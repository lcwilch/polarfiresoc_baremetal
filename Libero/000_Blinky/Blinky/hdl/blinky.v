==> flow/design.v <==
module blinky(input logic clkin, input logic enable, output logic[14:3] leds);
    logic[31:0] counter = 0;
    logic[14:3] ledsState = 0;
    assign leds[14:3] = ledsState[14:3];
    always_ff @ (posedge clkin)
    begin
        counter <= counter + 1;
        if (enable)
            ledsState[14:3] <= counter[28:17];
    end
endmodule
======== From RTL to reports: blinky ========
The steps from the RTL of blinky to its reports follow in flow order.
Lines are those of the file above, counted from 1.
Operators: Yosys type, input widths -> output width; for muxes data width and select width s.
The mark n/a stands for no value.
inputs
  top module .............................. blinky
  clock port .............................. clkin
  standard-cell library ................... sky130hd
  timing corner ........................... tt_025C_1v80

======== After elaboration ========
Counts by Yosys on the flattened word-level netlist (proc, flatten, opt, wreduce; memories kept). Register bits leave out memories and registers merged into their read ports (data or address); mux counts leave out enables and synchronous resets folded into registers. Print and check cells are left out. Cells with the same type and inputs are merged into one.
bit counts
  ROM bits ................................ 0
  word width x clocked read ports ......... 0
  bits in writable memories ............... 0
  memories ................................ 0
  bits in latches ......................... 0
  flip-flop bits (word level) ............. 44
operators by class
  divide/modulo/power cells ............... 0
  multiplexer cells ....................... 0
  eq/ne operators ......................... 0
  $mul .................................... 0
  reductions and logical operators ........ 0
  order comparisons ....................... 0
  $add $sub $neg .......................... 1
  shifts and indexed selects .............. 0
  bitwise operators ....................... 0
operator list
  operator               number
  $add 32x1->32 const B  1

======== Logic depth ========
Longest topological path by Yosys (ltp), each cell counted once; first at word level (registers and memories cut), then after technology mapping (sequential cells cut; the memories' decode and read muxes count).
logic depth
  word-level depth ........................ 1
  ABC_AREA ................................ 0
  gate-level depth with buffers ........... 6
  mapped depth without buffers ............ 5

======== After synthesis ========
Source: synth_stat.txt of the flow (Yosys; design flattened, memories mapped). It holds for the ABC_AREA given above (unset counts as 0); a run with the other value may have another netlist.
mapped netlist
  buffers ................................. 3
  chip area (Yosys) ....................... 1517.7 um2
  flip-flop cells ......................... 41
  standard cells after synthesis .......... 127
cells by type
  type                       number  area in all (um2)
  sky130_fd_sc_hd__dfxtp_1   29      580.557
  sky130_fd_sc_hd__edfxtp_1  12      360.346
  sky130_fd_sc_hd__xor2_1    18      157.651
  sky130_fd_sc_hd__xnor2_1   9       78.826
  sky130_fd_sc_hd__nand3_1   8       40.038
  sky130_fd_sc_hd__nor4_2    3       37.536
  sky130_fd_sc_hd__nand2_1   9       33.782
  sky130_fd_sc_hd__nor4_1    5       31.28
  sky130_fd_sc_hd__nor3_1    6       30.029
  sky130_fd_sc_hd__nand4_1   4       25.024
  sky130_fd_sc_hd__nor2_1    6       22.522
  sky130_fd_sc_hd__and3_1    3       18.768
  sky130_fd_sc_hd__inv_1     5       18.768
  sky130_fd_sc_hd__and4_1    2       17.517
  sky130_fd_sc_hd__ha_1      1       12.512
  sky130_fd_sc_hd__nand4_2   1       12.512
  sky130_fd_sc_hd__or3_1     2       12.512
  sky130_fd_sc_hd__buf_6     1       11.261
Other cell types: 3; their cells: 3.

======== Path before layout ========
Source: OpenSTA report_checks on the synthesized netlist (no wires, ideal clock, input and output delay 20% of the period each), path of least setup slack; recovery checks are left aside. Register names are those of the netlist, which keeps one name where synthesis merged equal registers.
path after synthesis
  kind .................................... reg-to-reg
  start point ............................. register counter[0]
  end point ............................... register counter[26]
  data arrival time ....................... 1466 ps
  stages .................................. 7
  period .................................. 2110 ps
  delay of the path ....................... 1538 ps
  setup time .............................. 72 ps
  path slack .............................. 572 ps
  time at the first pin ................... 0 ps
  period reached after synthesis .......... 1538 ps
"delay of the path" is the arrival time less input delay plus setup time.
"stages": output pins that drive a net of the path, with the launching flip-flop's if there is one; two outputs of one cell count as two.
"period reached after synthesis" = period - worst setup slack (recovery checks aside). The figure is calculated, with input and output delays left at 20% of the set period.
The rows between start and end are the longest chain of elaborated cells between them; the timing report does not say that the signal goes this way. Where chains are equally long, one stands for them.
A line is the first line of the expression or statement that the cell stems from. Yosys adds cells for indexed reads and writes and turns some case tables into memories.
on the way, after synthesis
  path through ............................ sky130_fd_sc_hd__dfxtp_1 sky130_fd_sc_hd__ha_1 sky130_fd_sc_hd__nand2_1 sky130_fd_sc_hd__or3_1 sky130_fd_sc_hd__buf_6 sky130_fd_sc_hd__nor4_2 sky130_fd_sc_hd__xor2_1
  cells in the longest elaborated chain ... 1
  elaborated cells on any way between the ends .. 1
ends and longest elaborated chain, after synthesis
  element             RTL line  RTL
  start: declaration  2         logic[31:0] counter = 0;
  start: assignment   7         counter <= counter + 1;
  $add 32x1->32       7
  end: assignment     7
  end: declaration    2

======== Timing after layout ========
From the final timing report of entry A: the path of least setup slack in the routed layout; clock arrival at registers is part of the times.
The report prints the path's times to 10 ps; the period is as set.
path post-layout
  kind .................................... reg-to-reg
  start point ............................. register counter[8]
  end point ............................... register counter[21]
  period .................................. 2200 ps
  time at the first pin ................... 280 ps
  path slack .............................. 400 ps
  setup time .............................. 60 ps
  data arrival time ....................... 2020 ps
  stages .................................. 5
The rows between start and end are the longest chain of elaborated cells between them; the timing report does not say that the signal goes this way. Where chains are equally long, one stands for them.
on the way, post-layout
  path through ............................ sky130_fd_sc_hd__dfxtp_1 sky130_fd_sc_hd__and4_1 sky130_fd_sc_hd__nand4_1 sky130_fd_sc_hd__nor4_1 sky130_fd_sc_hd__xor2_1
  cells in the longest elaborated chain ... 1
  elaborated cells on any way between the ends .. 1
ends and longest elaborated chain, post-layout
  element             RTL line  RTL
  start: declaration  2         logic[31:0] counter = 0;
  start: assignment   7         counter <= counter + 1;
  $add 32x1->32       7
  end: assignment     7
  end: declaration    2

Record of 2 stored runs of the RTL-to-layout flow on blinky, platform sky130hd. The runs are unordered. Constraints: input delay and output delay 20% of the set period each, output load 0.01 pF.
"achieved clock period" = clock period - worst setup slack. The figure is calculated, with input and output delays left at 20% of the set period.
"time of the worst setup path": the worst setup path's part of the clock period (all of it between registers, 20% less for each end at a port) less its slack. A launch clock that arrives late makes it longer, a capture clock that arrives late makes it shorter.
"power": no workload was simulated; the value follows from the tool's default switching activity.
"time of the worst setup path" is given in steps of 10 ps.

---- entry A ----
settings
  period_ns = 2.2
  CAP_MARGIN = 20
  CORE_MARGIN = 2
  CORE_UTILIZATION = 40
  SLEW_MARGIN = 20
results
  area inside the die boundary ............ 4302.7 um2
  area of the synthesized netlist ......... 1517.7 um2
  standard-cell area after routing ........ 1798.0 um2
  sum of negative setup slack ............. 0 ps
  setup slack of the worst path ........... 402 ps
  worst-case hold slack ................... 401 ps
  time of the worst setup path ............ 1800 ps
  type of the worst setup path ............ reg-to-reg
  power ................................... 1.401 mW
  achieved clock period ................... 1798 ps
  utilization after layout ................ 49.1%

---- entry B ----
settings
  period_ns = 1.23
  CORE_UTILIZATION = 34
  PLACE_DENSITY_LB_ADDON = 0.17
  CORE_MARGIN = 4
  CELL_PAD_IN_SITES_DETAIL_PLACEMENT = 2
  TNS_END_PERCENT = 55
  GPL_ROUTABILITY_DRIVEN = 0
  MAX_ROUTING_LAYER = met4
  CAP_MARGIN = 20
  SLEW_MARGIN = 20
results
  area inside the die boundary ............ 5596.5 um2
  area of the synthesized netlist ......... 1517.7 um2
  standard-cell area after routing ........ 2412.3 um2
  sum of negative setup slack ............. -4502 ps
  setup slack of the worst path ........... -302 ps
  worst-case hold slack ................... 418 ps
  time of the worst setup path ............ 1530 ps
  type of the worst setup path ............ reg-to-reg
  power ................................... 2.380 mW
  achieved clock period ................... 1532 ps
  utilization after layout ................ 55.8%
